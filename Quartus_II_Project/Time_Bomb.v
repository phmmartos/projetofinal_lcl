==> flow/design.v <==
module Cronometer (
    input clk,
    input reset,
    input start,
    input game_won,
    input tick_1ms,       
    output reg [3:0] min_unidade,  
    output reg [3:0] seg_dezena,   
    output reg [3:0] seg_unidade,  
    output reg [3:0] ms_decimos,   
    output reg time_over           
);
    reg contando;
    reg [3:0] ms_unidade; 
    reg [3:0] ms_dezena;
    always @(posedge clk or posedge reset) begin
        if (reset) begin
            min_unidade <= 2;
            seg_dezena  <= 5;
            seg_unidade <= 9;
            ms_decimos  <= 9;
            ms_dezena   <= 9;
            ms_unidade  <= 9;
            time_over   <= 0;
            contando    <= 0;
        end else begin
            if (start) contando <= 1;
            if (game_won) contando <= 0;
            if (min_unidade == 0 && seg_dezena == 0 && seg_unidade == 0 && ms_decimos == 0 && ms_dezena == 0 && ms_unidade == 0) begin
                 time_over <= 1;
                 contando <= 0;
            end
            else if (contando && tick_1ms && !time_over) begin
                if (ms_unidade > 0) begin
                    ms_unidade <= ms_unidade - 1;
                end else begin
                    ms_unidade <= 9;
                    if (ms_dezena > 0) begin
                        ms_dezena <= ms_dezena - 1;
                    end else begin
                        ms_dezena <= 9;
                        if (ms_decimos > 0) begin
                            ms_decimos <= ms_decimos - 1;
                        end else begin
                            ms_decimos <= 9;
                            if (seg_unidade > 0) begin
                                seg_unidade <= seg_unidade - 1;
                            end else begin
                                seg_unidade <= 9;
                                if (seg_dezena > 0) begin
                                    seg_dezena <= seg_dezena - 1;
                                end else begin
                                    seg_dezena <= 5;  
                                    if (min_unidade > 0) begin
                                        min_unidade <= min_unidade - 1;
                                    end
                                end
                            end
                        end
                    end
                end
            end
        end
    end
endmodule
module Segment_Display_7 (
    input [3:0] valor,
    output reg [6:0] hex
);
    always @(*) begin
        case (valor)
            4'h0: hex = 7'b1000000;
            4'h1: hex = 7'b1111001;
            4'h2: hex = 7'b0100100;
            4'h3: hex = 7'b0110000;
            4'h4: hex = 7'b0011001;
            4'h5: hex = 7'b0010010;
            4'h6: hex = 7'b0000010;
            4'h7: hex = 7'b1111000;
            4'h8: hex = 7'b0000000;
            4'h9: hex = 7'b0010000;
            4'hA: hex = 7'b0001000;
            4'hB: hex = 7'b0000011;
            4'hC: hex = 7'b1000110;
            4'hD: hex = 7'b0100001;
            4'hE: hex = 7'b0000110;
            4'hF: hex = 7'b0001110;
            default: hex = 7'b1111111;  
        endcase
    end
endmodule
module Time_Bomb (
    input CLOCK_50,
    input [3:0] KEY,      
    input [17:0] SW,      
    output [6:0] HEX7, HEX6, HEX5, HEX4, HEX3, HEX2, HEX1, HEX0,
    output [8:0] LEDG,    
    output [17:0] LEDR    
);
    parameter ESTADO_SETUP     = 3'd0;
    parameter ESTADO_JOGO_A    = 3'd1;
    parameter ESTADO_JOGO_B    = 3'd2;
    parameter ESTADO_VITORIA   = 3'd3;
    parameter ESTADO_GAMEOVER  = 3'd4;
    reg [2:0] estado_atual;
    wire tick_ms;
    wire time_over;
    reg [3:0] senha_a_secreta;
    reg [2:0] senha_b_secreta;
    reg [3:0] tentativa_a_registrada;
    reg [2:0] tentativa_b_registrada;
    wire [6:0] w_hex7_paridade;
    wire [6:0] w_hex6_dica;
    wire [3:0] w_leds_a;
    wire [2:0] w_leds_b;
    wire bt_start_raw = ~KEY[0];
    wire bt_reset     = ~KEY[1];
    wire bt_enter_raw = ~KEY[3];
    reg bt_start_ant;
    reg bt_enter_ant;
    wire start_posedge = bt_start_raw && !bt_start_ant;
    wire enter_posedge = bt_enter_raw && !bt_enter_ant;
    always @(posedge CLOCK_50) begin
        bt_start_ant <= bt_start_raw;
        bt_enter_ant <= bt_enter_raw;
    end
    reg [24:0] contador_pisca;
    always @(posedge CLOCK_50) contador_pisca <= contador_pisca + 1;
    wire pisca_lento = contador_pisca[24];  
    always @(posedge CLOCK_50 or posedge bt_reset) begin
        if (bt_reset) begin
            estado_atual <= ESTADO_SETUP;
            senha_a_secreta <= 0;
            senha_b_secreta <= 0;
            tentativa_a_registrada <= 0;
            tentativa_b_registrada <= 0;
        end else begin
            case (estado_atual)
                ESTADO_SETUP: begin
                    if (start_posedge) begin
                        senha_a_secreta <= SW[17:14];
                        senha_b_secreta <= SW[13:11];
                        estado_atual <= ESTADO_JOGO_A;
                    end
                end
                ESTADO_JOGO_A: begin
                    if (time_over) estado_atual <= ESTADO_GAMEOVER;
                    if (enter_posedge) begin
                        tentativa_a_registrada <= SW[3:0];  
                        if (SW[3:0] == senha_a_secreta) begin
                            estado_atual <= ESTADO_JOGO_B;
                        end
                    end
                end
                ESTADO_JOGO_B: begin
                    if (time_over) estado_atual <= ESTADO_GAMEOVER;
                    if (enter_posedge) begin
                        tentativa_b_registrada <= SW[2:0];  
                        if (SW[2:0] == senha_b_secreta) begin
                            estado_atual <= ESTADO_VITORIA;
                        end
                    end
                end
                ESTADO_VITORIA: begin
                end
                ESTADO_GAMEOVER: begin
                end
            endcase
        end
    end
    gerador_pulso_ms DIVISOR (
        .clk(CLOCK_50),
        .tick_1ms(tick_ms)
    );
    wire [3:0] wm, wd, wu, wdec;
    Cronometer RELOGIO (
        .clk(CLOCK_50),
        .reset(bt_reset),
        .start(estado_atual == ESTADO_JOGO_A || estado_atual == ESTADO_JOGO_B),
        .game_won(estado_atual == ESTADO_VITORIA),
        .tick_1ms(tick_ms),
        .min_unidade(wm), 
        .seg_dezena(wd), 
        .seg_unidade(wu), 
        .ms_decimos(wdec),
        .time_over(time_over)
    );
    dicas DICAS (
        .senha_a(senha_a_secreta),
        .senha_b(senha_b_secreta),
        .tentativa_a(tentativa_a_registrada),
        .tentativa_b(tentativa_b_registrada),
        .fase_b_ativa(estado_atual == ESTADO_JOGO_B), 
        .hex_paridade(w_hex7_paridade),
        .hex_maior_menor(w_hex6_dica),
        .leds_barra_a(w_leds_a),
        .leds_barra_b(w_leds_b)
    );
    wire mostrar_display = (estado_atual == ESTADO_GAMEOVER) ? pisca_lento : 1'b1;
    wire [6:0] h3, h2, h1, h0;
    Segment_Display_7 D3 (.valor(wm),   .hex(h3));
    Segment_Display_7 D2 (.valor(wd),   .hex(h2));
    Segment_Display_7 D1 (.valor(wu),   .hex(h1));
    Segment_Display_7 D0 (.valor(wdec), .hex(h0)); 
    assign HEX3 = mostrar_display ? h3 : 7'b1111111;
    assign HEX2 = mostrar_display ? h2 : 7'b1111111;
    assign HEX1 = mostrar_display ? h1 : 7'b1111111;
    assign HEX0 = mostrar_display ? h0 : 7'b1111111;
    assign HEX7 = w_hex7_paridade;
    assign HEX6 = (estado_atual == ESTADO_JOGO_A || estado_atual == ESTADO_JOGO_B) ? w_hex6_dica : 7'b1111111;
    assign HEX5 = 7'b1111111;  
    wire mostrar_hex4 = (estado_atual == ESTADO_GAMEOVER) ? pisca_lento : 1'b1;
    wire [6:0] hex4_signals;
    assign hex4_signals[0] = ~tentativa_a_registrada[3];  
    assign hex4_signals[1] = ~tentativa_a_registrada[2];  
    assign hex4_signals[5] = ~tentativa_a_registrada[1];  
    assign hex4_signals[6] = ~tentativa_a_registrada[0];  
    assign hex4_signals[2] = ~tentativa_b_registrada[2];  
    assign hex4_signals[3] = ~tentativa_b_registrada[1];  
    assign hex4_signals[4] = ~tentativa_b_registrada[0];  
    assign HEX4 = mostrar_hex4 ? hex4_signals : 7'b1111111;
    assign LEDG = (estado_atual == ESTADO_VITORIA) ? 9'b111111111 : 9'b000000000;
    assign LEDR = (estado_atual == ESTADO_GAMEOVER && pisca_lento) ? 18'b111111111111111111 : 
                  (estado_atual == ESTADO_JOGO_A) ? {14'b0, w_leds_a} :
                  (estado_atual == ESTADO_JOGO_B) ? {15'b0, w_leds_b} : 
                  18'b0;  
endmodule
module dicas (
    input [3:0] senha_a,         
    input [2:0] senha_b,         
    input [3:0] tentativa_a,     
    input [2:0] tentativa_b,     
    input fase_b_ativa,          
    output reg [6:0] hex_paridade,     
    output reg [6:0] hex_maior_menor,  
    output reg [3:0] leds_barra_a,     
    output reg [2:0] leds_barra_b      
);
    wire paridade_bit = ^ {senha_a, senha_b};
    always @(*) begin
        case (paridade_bit)
            1'b0: hex_paridade = 7'b1000000;  
            1'b1: hex_paridade = 7'b1111001;  
        endcase
    end
    always @(*) begin
        hex_maior_menor = 7'b1111111;  
        if (fase_b_ativa == 0) begin
            if (tentativa_a > senha_a) 
                hex_maior_menor = 7'b1001111;  
            else if (tentativa_a < senha_a)
                hex_maior_menor = 7'b1111001;  
        end else begin
            if (tentativa_b > senha_b) 
                hex_maior_menor = 7'b1001111;  
            else if (tentativa_b < senha_b)
                hex_maior_menor = 7'b1111001;  
        end
    end
    integer i;
    reg [2:0] contagem_a;
    reg [2:0] contagem_b;
    always @(*) begin
        contagem_a = 0;
        for (i = 0; i < 4; i = i + 1) begin
            if (senha_a[i] == tentativa_a[i]) contagem_a = contagem_a + 1;
        end
        contagem_b = 0;
        for (i = 0; i < 3; i = i + 1) begin
            if (senha_b[i] == tentativa_b[i]) contagem_b = contagem_b + 1;
        end
        case (contagem_a)
            3'd0: leds_barra_a = 4'b0000;
            3'd1: leds_barra_a = 4'b0001;
            3'd2: leds_barra_a = 4'b0011;
            3'd3: leds_barra_a = 4'b0111;
            3'd4: leds_barra_a = 4'b1111;
            default: leds_barra_a = 4'b0000;
        endcase
        case (contagem_b)
            3'd0: leds_barra_b = 3'b000;
            3'd1: leds_barra_b = 3'b001;
            3'd2: leds_barra_b = 3'b011;
            3'd3: leds_barra_b = 3'b111;
            default: leds_barra_b = 3'b000;
        endcase
    end
endmodule
module gerador_pulso_ms (
    input clk,
    output reg tick_1ms
);
    reg [15:0] contador;  
    always @(posedge clk) begin
        if (contador == 50000 - 1) begin
            contador <= 0;
            tick_1ms <= 1;  
        end else begin
            contador <= contador + 1;
            tick_1ms <= 0;
        end
    end
endmodule
Reports on Time_Bomb:

The steps from the RTL of Time_Bomb to its reports follow in flow order.
Lines are those of the file above, counted from 1.
The mark n/a stands for no value.

* design top: Time_Bomb
* clock input: CLOCK_50
* standard-cell library: sky130hd
* timing corner: tt_025C_1v80

Word-level counts:

Source: Yosys, flattened and elaborated, memories not mapped. Widths are those after wreduce. Registers that Yosys merges into a memory's read port (data or address) are not register bits. Print and check cells do not count. Equal cells are merged and count once.
Memory sizes are those after Yosys's memory passes, which may raise the word count (mostly to a power of two), join words into wider ones and drop unused or constant bits.

* reductions and logical operators: 34
* mux-type cells: 42
* order comparisons: 10
* bitwise operators: 16
* add/sub/neg operators: 13
* equality and inequality tests: 22

Operators by type and width (count)
* 7-bit two-way mux: 9
* 3-bit two-way mux: 14
* 25-bit by 1-bit adder with 25-bit output (second input constant): 1
* 4-bit by 1-bit subtractor with 4-bit output (second input constant): 6
* 4-bit by 1-bit > comparator with 1-bit output (second input constant): 6
* 4-bit zero test: 6
* 4-bit two-way mux: 6
* 3-bit by 2-bit equality test with 1-bit output (second input constant): 6
* 18-bit two-way mux: 1
* 3-bit parallel mux with 3-bit select: 2
* 1-bit inverter: 16
* 16-bit by 1-bit adder with 16-bit output (second input constant): 1
* 16-bit equality test (second input constant): 1
* 4-bit parallel mux with 4-bit select: 1
* 7-bit parallel mux with 2-bit select: 1
* 1-bit logical AND: 10
* 2-bit AND reduction: 5
* 3-bit by 1-bit adder with 3-bit output (second input constant): 3
* 3-bit by 1-bit equality test with 1-bit output (second input constant): 3
* 9-bit two-way mux: 1
* 8-bit AND reduction: 1
* 1-bit equality test: 7
* 7-bit XOR reduction: 1
* 1-bit two-way mux: 7
* 3-bit equality test (second input constant): 2
* 3-bit nonzero test: 2
* 6-bit AND reduction: 1
* 5-bit AND reduction: 1

Other operator kinds: 13; their cells: 16.

* bits in registers: 87
* memory bits (read-only): 448
* output and inout bits: 83
* word-level cells: 159
* memories kept: 4

Memory list
* (no name shown): words 16, bits a word 7, read ports 1, write ports 0, line 71 `case (valor)`
* (no name shown): words 16, bits a word 7, read ports 1, write ports 0, line 71
* (no name shown): words 16, bits a word 7, read ports 1, write ports 0, line 71
* (no name shown): words 16, bits a word 7, read ports 1, write ports 0, line 71

Logic depth:

Longest topological path by Yosys (ltp), each cell counted once; first at word level (registers and memories cut), then after technology mapping (sequential cells cut; the memories' decode and read muxes count).

* word-level depth: 12
* ABC_AREA: 1
* depth in mapped cells: 14
* mapped depth without buffers: 14

Netlist:

Source: synth_stat.txt of the flow (Yosys; design flattened, memories mapped). It holds for the ABC_AREA given above (unset counts as 0); a run with the other value may have another netlist.

Cell types
* sky130_fd_sc_hd__dfxtp_1: count 44, total area 880.845 sq um
* sky130_fd_sc_hd__dfrtp_1: count 33, total area 825.792 sq um
* sky130_fd_sc_hd__nand2_1: count 156, total area 585.562 sq um
* sky130_fd_sc_hd__ha_1: count 38, total area 475.456 sq um
* sky130_fd_sc_hd__inv_1: count 104, total area 390.374 sq um
* sky130_fd_sc_hd__buf_4: count 42, total area 315.302 sq um
* sky130_fd_sc_hd__dfstp_2: count 12, total area 315.302 sq um
* sky130_fd_sc_hd__nand3_1: count 54, total area 270.259 sq um
* sky130_fd_sc_hd__nor2_1: count 69, total area 258.998 sq um
* sky130_fd_sc_hd__xnor2_1: count 23, total area 201.443 sq um
* sky130_fd_sc_hd__o21ai_0: count 40, total area 200.192 sq um
* sky130_fd_sc_hd__xor2_1: count 20, total area 175.168 sq um
* sky130_fd_sc_hd__nand4_1: count 22, total area 137.632 sq um
* sky130_fd_sc_hd__o211ai_1: count 14, total area 105.101 sq um
* sky130_fd_sc_hd__a21oi_1: count 20, total area 100.096 sq um
* sky130_fd_sc_hd__nor3_1: count 15, total area 75.072 sq um
* sky130_fd_sc_hd__nor2_4: count 6, total area 67.565 sq um
* sky130_fd_sc_hd__o2111ai_1: count 6, total area 52.55 sq um

Other cell types: 31; their cells: 71.

* mapped cells: 789
* mapped flip-flops: 89
* buffer cells: 54
* mapped area: 5994.5 sq um

Worst setup path after synthesis:

Source: OpenSTA report_checks on the synthesized netlist (no wires, ideal clock, input and output delay 20% of the period each), path of least setup slack; recovery checks are left aside. Register names are those of the netlist, which keeps one name where synthesis merged equal registers.

* path kind: register to output
* start point: register senha_a_secreta[0]
* end point: output LEDR[2]
* time at the first pin: 0.000 ns
* data arrival time: 2.039 ns
* external output delay: 0.654 ns
* delay of the path: 2.039 ns
* stages on the path: 12
* slack: 0.577 ns
* required time: 2.616 ns
* buffers on the path: 0
* clock period: 3.27 ns
* synthesis period reached: 2.693 ns

"delay of the path" = arrival - input delay + setup time.
A path that ends at an output port has no setup time.
"stages on the path": output pins that drive a net of the path, with the launching flip-flop's if there is one; two outputs of one cell count as two.
"synthesis period reached" = period - worst setup slack (recovery checks aside). The figure is calculated, with input and output delays left at 20% of the set period.
Between the ends stands the longest chain of elaborated cells between them, by number of cells; it is not shown to be the way that was timed. Of several equally long chains one is given.
Each line given opens the expression or statement behind the cell; cells for indexed reads and writes are added by Yosys, which also makes memories of some case tables.

* cell sequence: sky130_fd_sc_hd__dfrtp_1 > sky130_fd_sc_hd__ha_1 > sky130_fd_sc_hd__ha_1 > sky130_fd_sc_hd__nand2_1 > sky130_fd_sc_hd__inv_1 > sky130_fd_sc_hd__nor2_1 > sky130_fd_sc_hd__ha_1 > sky130_fd_sc_hd__nand2_1 > sky130_fd_sc_hd__o21ai_0 > sky130_fd_sc_hd__nor2_1 > sky130_fd_sc_hd__nand2_1 > sky130_fd_sc_hd__nand4_1
* length of the longest elaborated chain: 12
* elaborated cells on any way between the ends: 15
* source lines of those cells: 4
* classes of those cells: add/sub: 3; eq/ne: 5; mux: 7

RTL lines, path post-synthesis
* start: declaration: line 108 `reg [3:0] senha_a_secreta;`
* start: assignment: line 133 `senha_a_secreta <= 0;`
* start: assignment: line 141 `senha_a_secreta <= SW[17:14];`
* 1-bit equality test: line 266 `if (senha_a[i] == tentativa_a[i]) contagem_a = contagem_a + 1;`
* 1-bit two-way mux: line 266
* 1-bit by 1-bit adder with 2-bit output: line 266
* 3-bit two-way mux: line 266
* 3-bit by 1-bit adder with 3-bit output: line 266
* 3-bit two-way mux: line 266
* 3-bit by 1-bit adder with 3-bit output: line 266
* 3-bit two-way mux: line 266
* 3-bit equality test: line 272 `case (contagem_a)`
* 4-bit parallel mux with 4-bit select: line 272
* 4-bit two-way mux: line 224 `(estado_atual == ESTADO_JOGO_A) ? {14'b0, w_leds_a} :`
* 18-bit two-way mux: line 223 `assign LEDR = (estado_atual == ESTADO_GAMEOVER && pisca_lento) ? 18'b111111111111111111 :`
* end: declaration: line 98 `output [17:0] LEDR`

Timing after layout:

Path of least setup slack in the final report of record 1 (OpenROAD, finished layout, wires in). Where an end is a register, its clock arrival counts in the times.

* path kind: register to output
* start point: register senha_a_secreta[1]
* end point: output LEDR[0]
* clock period: 6.48 ns
* required time: 5.18 ns
* buffers on the path: 1
* time at the first pin: 0.33 ns
* stages on the path: 14
* data arrival time: 3.21 ns
* external output delay: 1.30 ns
* slack: 1.97 ns

Between the ends stands the longest chain of elaborated cells between them, by number of cells; it is not shown to be the way that was timed. Of several equally long chains one is given.

* cell sequence: sky130_fd_sc_hd__dfrtp_1 > sky130_fd_sc_hd__inv_1 > sky130_fd_sc_hd__ha_1 > sky130_fd_sc_hd__ha_1 > sky130_fd_sc_hd__nand2_1 > sky130_fd_sc_hd__inv_1 > sky130_fd_sc_hd__nor2_1 > sky130_fd_sc_hd__ha_1 > sky130_fd_sc_hd__nand2_1 > sky130_fd_sc_hd__o21ai_0 > sky130_fd_sc_hd__nor2_1 > sky130_fd_sc_hd__nand2_1 > sky130_fd_sc_hd__nand2_1 > sky130_fd_sc_hd__clkdlybuf4s50_1
* length of the longest elaborated chain: 10
* elaborated cells on any way between the ends: 13
* source lines of those cells: 4
* classes of those cells: add/sub: 2; eq/ne: 5; mux: 6

RTL lines, path after layout
* start: declaration: line 108 `reg [3:0] senha_a_secreta;`
* start: assignment: line 133 `senha_a_secreta <= 0;`
* start: assignment: line 141 `senha_a_secreta <= SW[17:14];`
* 1-bit equality test: line 266 `if (senha_a[i] == tentativa_a[i]) contagem_a = contagem_a + 1;`
* 3-bit two-way mux: line 266
* 3-bit by 1-bit adder with 3-bit output: line 266
* 3-bit two-way mux: line 266
* 3-bit by 1-bit adder with 3-bit output: line 266
* 3-bit two-way mux: line 266
* 3-bit equality test: line 272 `case (contagem_a)`
* 4-bit parallel mux with 4-bit select: line 272
* 4-bit two-way mux: line 224 `(estado_atual == ESTADO_JOGO_A) ? {14'b0, w_leds_a} :`
* 18-bit two-way mux: line 223 `assign LEDR = (estado_atual == ESTADO_GAMEOVER && pisca_lento) ? 18'b111111111111111111 :`
* end: declaration: line 98 `output [17:0] LEDR`

Appendix: measured runs

Top module Time_Bomb; platform sky130hd; tools Yosys and OpenROAD; 2 stored runs in no particular order. Input and output delays are each 20% of the period that was set; the output load is 0.01 pF.
By "clock period reached" is meant the clock period of the run minus its worst setup slack. This is arithmetic on one report: input and output delays are still those of the set period (20% each).
"critical setup path time": the worst setup path's part of the clock period (all of it between registers, 20% less for each end at a port) less its slack. A launch clock that arrives late makes it longer, a capture clock that arrives late makes it shorter.
"overall power": no workload was simulated; the value follows from the tool's default switching activity.

### Record 1

==> flow/run.sh <==
#!/bin/bash
# the make line also repeats the synthesis and layout settings of config.mk as NAME=value (left out here)
make -C /OpenROAD-flow-scripts/flow DESIGN_CONFIG=/design/flow/config.mk WORK_HOME=/design/flow/orfs CLKGATE_MAP_FILE= finish
==> flow/config.mk <==
export PLATFORM = sky130hd
export DESIGN_NAME = Time_Bomb
export DESIGN_NICKNAME = Time_Bomb
export VERILOG_FILES = /design/flow/design.v
export SDC_FILE = /design/flow/constraint.sdc
export NUM_CORES = 4
export LEC_CHECK = 0
export ABC_AREA = 1
export CAP_MARGIN = 20
export CELL_PAD_IN_SITES_DETAIL_PLACEMENT = 2
export CELL_PAD_IN_SITES_GLOBAL_PLACEMENT = 3
export CORE_ASPECT_RATIO = 0.5
export CORE_MARGIN = 2
export CORE_UTILIZATION = 32
export CTS_CLUSTER_SIZE = 50
export GPL_ROUTABILITY_DRIVEN = 1
export MIN_ROUTING_LAYER = met1
export SETUP_SLACK_MARGIN = -0.31
export SLEW_MARGIN = 10
==> flow/constraint.sdc <==
create_clock -name core_clock -period 6.48 [get_ports {CLOCK_50}]
set_input_delay 1.2960 -clock core_clock [delete_from_list [all_inputs] [get_ports {CLOCK_50}]]
set_output_delay 1.2960 -clock core_clock [all_outputs]
set_load 0.01 [all_outputs]

Results of record 1:
- Chip area after synthesis (Yosys): 5994.5 sq um
- Area of the die: 19910.1 sq um
- Standard-cell area after layout: 7149.4 sq um
- Worst setup slack after layout: 1.970 ns
- Setup TNS: 0.000 ns
- Overall power: 1.330 mW
- Clock period reached: 4.510 ns
- Critical setup path time: 3.21 ns
- Class of the worst setup path: register to output

### Record 2

==> flow/run.sh <==
#!/bin/bash
# the make line also repeats the synthesis and layout settings of config.mk as NAME=value (left out here)
make -C /OpenROAD-flow-scripts/flow DESIGN_CONFIG=/design/flow/config.mk WORK_HOME=/design/flow/orfs CLKGATE_MAP_FILE= finish
==> flow/config.mk <==
export PLATFORM = sky130hd
export DESIGN_NAME = Time_Bomb
export DESIGN_NICKNAME = Time_Bomb
export VERILOG_FILES = /design/flow/design.v
export SDC_FILE = /design/flow/constraint.sdc
export NUM_CORES = 4
export LEC_CHECK = 0
export CAP_MARGIN = 20
export CELL_PAD_IN_SITES_GLOBAL_PLACEMENT = 3
export CORE_MARGIN = 2
export CORE_UTILIZATION = 60
export CTS_CLUSTER_SIZE = 71
export GPL_ROUTABILITY_DRIVEN = 0
export GPL_TIMING_DRIVEN = 1
export PLACE_DENSITY_LB_ADDON = 0.25
export SETUP_SLACK_MARGIN = 0.98
export SLEW_MARGIN = 20
==> flow/constraint.sdc <==
create_clock -name core_clock -period 4.85 [get_ports {CLOCK_50}]
set_input_delay 0.9700 -clock core_clock [delete_from_list [all_inputs] [get_ports {CLOCK_50}]]
set_output_delay 0.9700 -clock core_clock [all_outputs]
set_load 0.01 [all_outputs]

Outcome of record 2: stopped before the end: placement reported FLW-0024
